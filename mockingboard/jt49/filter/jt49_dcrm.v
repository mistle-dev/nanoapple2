==> flow/design.v <==
module jt49_dcrm(
    input                clk,
    input                cen,
    input                rst,
    input         [7:0]  din,
    output reg signed [7:0]  dout
);
wire signed [7:0] ave0, ave1;
jt49_mave u_mave0(
    .clk    ( clk           ),
    .cen    ( cen           ),
    .rst    ( rst           ),
    .din    ( {1'b0, din[7:1] }  ),
    .dout   ( ave0          )
);
jt49_mave u_mave1(
    .clk    ( clk    ),
    .cen    ( cen    ),
    .rst    ( rst    ),
    .din    ( ave0   ),
    .dout   ( ave1   )
);
always @(posedge clk)
    if( cen )
        dout <= ({1'b0,din} - {ave1,1'b0})>>>1;
endmodule
module jt49_dly #(parameter DW=8, depth=10)(
    input                clk,
    input                cen,
    input                rst,
    input         [7:0]  din,
    output reg    [7:0]  dout,
    output reg    [7:0]  pre_dout
);
reg [depth-1:0] rdpos, wrpos;
reg [DW-1:0] ram[0:2**depth-1];
always @(posedge clk) 
    if(rst)
        pre_dout <= {DW{1'b0}};
    else begin
        pre_dout <= ram[rdpos];
        if( cen ) ram[wrpos] <= din;
    end
always @(posedge clk)
    if( rst ) begin
        rdpos <= { {depth-1{1'b0}}, 1'b1};
        wrpos <= {depth{1'b1}};
        dout <= {DW{1'b0}};
    end else if(cen) begin
        dout <= pre_dout;
        rdpos <= rdpos+1'b1;
        wrpos <= wrpos+1'b1;
    end
endmodule  
module jt49_mave #(parameter depth=8, DW=8)(
    input                   clk,
    input                   cen,
    input                   rst,
    input  signed [DW-1:0]  din,
    output signed [DW-1:0]  dout
);
wire [DW-1:0] dly0;
wire [DW-1:0] pre_dly0;
jt49_dly #(.depth(depth),.DW(DW)) u_dly0(
    .clk        ( clk       ),
    .cen        ( cen       ),
    .rst        ( rst       ),
    .din        ( din       ),
    .dout       ( dly0      ),
    .pre_dout   ( pre_dly0  )
);
reg signed [DW:0] diff;
reg signed [DW+depth-1:0] sum;
always @(posedge clk)
    if( rst ) begin
        diff <= {DW+1{1'd0}};
        sum  <= {DW+depth+1{1'd0}};
    end else if(cen) begin
        diff <= {1'b0,din } - { 1'b0, dly0 };
        sum  <= { {depth{diff[DW]}}, diff } + sum;
    end
assign dout = sum[DW+depth-1:depth];
endmodule
# From RTL to reports: jt49_dcrm
# The steps from the RTL of jt49_dcrm to its reports follow in flow order.
# Lines are those of the file above, counted from 1.
# Not given: --
[inputs]
top = "jt49_dcrm"
clock = "clk"
library = "sky130hd"
lib_corner = "tt_025C_1v80"

# Word level
# Counts by Yosys on the flattened word-level netlist (proc, flatten, opt, wreduce; memories kept). Register bits leave out memories and registers merged into their read ports (data or address); mux counts leave out enables and synchronous resets folded into registers. Print and check cells are left out. Cells with the same type and inputs are merged into one.
# Memory sizes are those after Yosys's memory passes, which may raise the word count (mostly to a power of two), join words into wider ones and drop unused or constant bits.
[op_classes]
add_sub_neg = 9
n_mux = 10
[op_table]
columns = ["op", "n"]
rows = [
  ["two-way mux 8 bit", 8],
  ["adder 16 bit", 2],
  ["adder 8 x 1 -> 8 bit (second input constant)", 4],
  ["subtractor 7 x 8 -> 9 bit", 1],
  ["subtractor 8 x 8 -> 9 bit", 1],
  ["subtractor 8 x 9 -> 9 bit", 1],
  ["two-way mux 1 bit", 2],
]
[bits]
regBits = 106
mem_bits_rw = 4096
clocked_rd_ports_x_width = 16
n_memories = 2
out_inout_bits = 8
wordCells = 32
[mem_list]
columns = ["name", "size", "width", "rd", "wr", "line_no", "text"]
rows = [
  ["u_mave0.u_dly0.ram", 256, 8, 1, 1, 36, "reg [DW-1:0] ram[0:2**depth-1];"],
  ["u_mave1.u_dly0.ram", 256, 8, 1, 1, 36, ""],
]

# Depth
# Longest topological path by Yosys (ltp), each cell counted once; first at word level (registers and memories cut), then after technology mapping (sequential cells cut; the memories' decode and read muxes count).
[depth]
word_depth = 2
abc_area = 0
depth_mapped = 14

# After synthesis
# Source: synth_stat.txt of the flow (Yosys; design flattened, memories mapped). It holds for the ABC_AREA given above (unset counts as 0); a run with the other value may have another netlist.
[by_type]
columns = ["type", "n", "area_total_um2"]
rows = [
  ["sky130_fd_sc_hd__edfxtp_1", 3848, 1.16E+05],
  ["sky130_fd_sc_hd__mux4_2", 718, 1.62E+04],
  ["sky130_fd_sc_hd__mux2i_1", 575, 5755.52],
  ["sky130_fd_sc_hd__nor2_1", 652, 2.45E+03],
  ["sky130_fd_sc_hd__dfxtp_1", 112, 2242.15],
  ["sky130_fd_sc_hd__o221ai_1", 146, 1.28E+03],
  ["sky130_fd_sc_hd__a21oi_1", 207, 1.04E+03],
  ["sky130_fd_sc_hd__nand2_1", 278, 1.04E+03],
  ["sky130_fd_sc_hd__mux4_1", 38, 998.458],
  ["sky130_fd_sc_hd__clkbuf_1", 230, 863.328],
  ["sky130_fd_sc_hd__ha_1", 62, 775.744],
  ["sky130_fd_sc_hd__o21ai_0", 141, 705.677],
  ["sky130_fd_sc_hd__buf_6", 62, 698.17],
  ["sky130_fd_sc_hd__o22ai_1", 87, 544.272],
  ["sky130_fd_sc_hd__a221oi_1", 61, 534.262],
  ["sky130_fd_sc_hd__a211oi_1", 61, 457.939],
  ["sky130_fd_sc_hd__buf_4", 55, 412.896],
  ["sky130_fd_sc_hd__nand3_1", 69, 345.331],
]
# Not listed: further types 68, cells in them 703.
[mapped]
cells = 8105
synth_area_um2 = 156714.1
seq_area_um2 = 117793.0
flip_flops = 3960
n_buf = 491
# By module: a second synthesis without flattening, with its own total; a netlist apart from the flattened one above.
[hier_totals]
cells_unflattened = 8673
hier_area_um2 = 166948.9
# Rows give one instance, submodules left out.
[by_module]
columns = ["mod", "n_inst", "n_cells", "area_um2"]
rows = [
  ["jt49_dly", 2, 4071, 81192.9],
  ["jt49_mave", 2, 238, 1989.4],
  ["jt49_dcrm", 1, 55, 584.3],
]

# Worst setup path after synthesis
# OpenSTA on the mapped netlist: ideal clock, no wires. The path of least setup slack (recovery checks aside). Input and output delay are each 20% of the period. Register names are those of the netlist, which keeps one name where synthesis merged equal registers.
[synth_timing]
path_kind = "reg-to-reg"
from = "register u_mave0.sum[8]"
to = "register u_mave0.sum[15]"
period_ns = 7.31
setup_time_ns = 0.121
arrival_ns = 5.796
required_time_ns = 7.189
setup_slack_ns = 1.393
path_delay_ns = 5.917
path_stages = 10
path_buffers = 0
synth_period_reached_ns = 5.917
# "path_delay_ns" = arrival - input delay + setup time.
# "path_stages": output pins that drive a net of the path, with the launching flip-flop's if there is one; two outputs of one cell count as two.
# "synth_period_reached_ns" = period - worst setup slack (recovery checks aside). The figure is calculated, with input and output delays left at 20% of the set period.
# The rows between start and end are the longest chain of elaborated cells between them; the timing report does not say that the signal goes this way. Where chains are equally long, one stands for them.
# A line is the first line of the expression or statement that the cell stems from. Yosys adds cells for indexed reads and writes and turns some case tables into memories.
[synth_between]
path_cell_list = "sky130_fd_sc_hd__dfxtp_1 > sky130_fd_sc_hd__ha_1 > sky130_fd_sc_hd__nand2_1 > sky130_fd_sc_hd__a211o_1 > sky130_fd_sc_hd__nand2_1 > sky130_fd_sc_hd__o41a_1 > sky130_fd_sc_hd__a41o_1 > sky130_fd_sc_hd__and4b_1 > sky130_fd_sc_hd__a211oi_1 > sky130_fd_sc_hd__mux2_2"
elab_chain_cells = 1
cone_cells = 1
classes_between = "add/sub (1)"
[synth_lines]
columns = ["element", "line_no", "text"]
rows = [
  ["start, declared", 73, "reg signed [DW+depth-1:0] sum;"],
  ["start, assigned", 77, "sum  <= {DW+depth+1{1'd0}};"],
  ["start, assigned", 80, "sum  <= { {depth{diff[DW]}}, diff } + sum;"],
  ["adder 16 bit", 80, ""],
  ["end, assigned", 77, ""],
  ["end, assigned", 80, ""],
  ["end, declared", 73, ""],
]

# Worst path after layout
# Path of least setup slack in the final report of entry A (OpenROAD, finished layout, wires in). Where an end is a register, its clock arrival counts in the times.
[layout_timing]
path_kind = "reg-to-reg"
from = "register u_mave1.u_dly0.rdpos[0]"
to = "register u_mave1.u_dly0.pre_dout[3]"
period_ns = 7.12
setup_time_ns = 0.13
arrival_ns = 5.35
required_time_ns = 7.91
setup_slack_ns = 2.56
path_stages = 10
path_buffers = 2
[layout_between]
path_cell_list = "sky130_fd_sc_hd__dfxtp_4 > sky130_fd_sc_hd__buf_4 > sky130_fd_sc_hd__buf_4 > sky130_fd_sc_hd__mux4_2 > sky130_fd_sc_hd__nand2_1 > sky130_fd_sc_hd__nand3_1 > sky130_fd_sc_hd__a311oi_1 > sky130_fd_sc_hd__o311ai_0 > sky130_fd_sc_hd__nand4_1 > sky130_fd_sc_hd__o31ai_1"
[layout_lines]
columns = ["element", "line_no", "text"]
rows = [
  ["start, declared", 35, "reg [depth-1:0] rdpos, wrpos;"],
  ["start, assigned", 46, "rdpos <= { {depth-1{1'b0}}, 1'b1};"],
  ["start, assigned", 51, "rdpos <= rdpos+1'b1;"],
  ["end, declared", 33, "output reg    [7:0]  pre_dout"],
]
# No chain of elaborated cells between the ends is given.

# Flow measurements of jt49_dcrm on sky130hd: 2 stored runs with different settings, listed in no order. Input and output delays are each 20% of the period that was set; the output load is 0.01 pF.
# By "achievedPeriod_ns" is meant the clock period of the run minus its worst setup slack. This is arithmetic on one report: input and output delays are still those of the set period (20% each).
# "worstPathTime_ns" = time allowed to the worst setup path (clock period - input delay - output delay, where it has them) - its slack; a late launch clock adds to it, a late capture clock takes from it.
# By "total_power_mw" is meant OpenSTA's value without simulated activity: inputs other than the clock are taken to toggle once in ten clock periods, and the tool carries that through the logic.

[[run]]
name = "entry A"
[run.settings]
period_ns = 7.12
CORE_UTILIZATION = 51
CAP_MARGIN = 20
CORE_MARGIN = 2
SLEW_MARGIN = 20
[run.results]
achievedPeriod_ns = 4.562
timing.hold.ws_ns = 0.469
ys_area_um2 = 156714.1
ws_setup_ns = 2.558
finish.stdcell_area_um2 = 173989.0
total_power_mw = 50.362
post_route_util_pct = 56.9
die_area_um2 = 311732.0
worstPathTime_ns = 4.56
worst_setup_path_type = "reg-to-reg"

[[run]]
name = "entry B"
[run.settings]
period_ns = 10.5
CORE_UTILIZATION = 23
SETUP_SLACK_MARGIN = 0.69
PLACE_DENSITY_LB_ADDON = 0.02
HOLD_SLACK_MARGIN = -0.04
CORE_ASPECT_RATIO = 1.61
ABC_AREA = 0
GPL_ROUTABILITY_DRIVEN = 0
CTS_CLUSTER_SIZE = 35
CTS_CLUSTER_DIAMETER = 87
CAP_MARGIN = 10
SLEW_MARGIN = 10
MAX_ROUTING_LAYER = "met4"
CORE_MARGIN = 2
[run.results]
achievedPeriod_ns = 5.361
timing.hold.ws_ns = 0.492
ys_area_um2 = 156714.1
ws_setup_ns = 5.139
finish.stdcell_area_um2 = 175054.0
total_power_mw = 30.275
post_route_util_pct = 25.8
die_area_um2 = 688172.0
worstPathTime_ns = 5.36
worst_setup_path_type = "reg-to-reg"
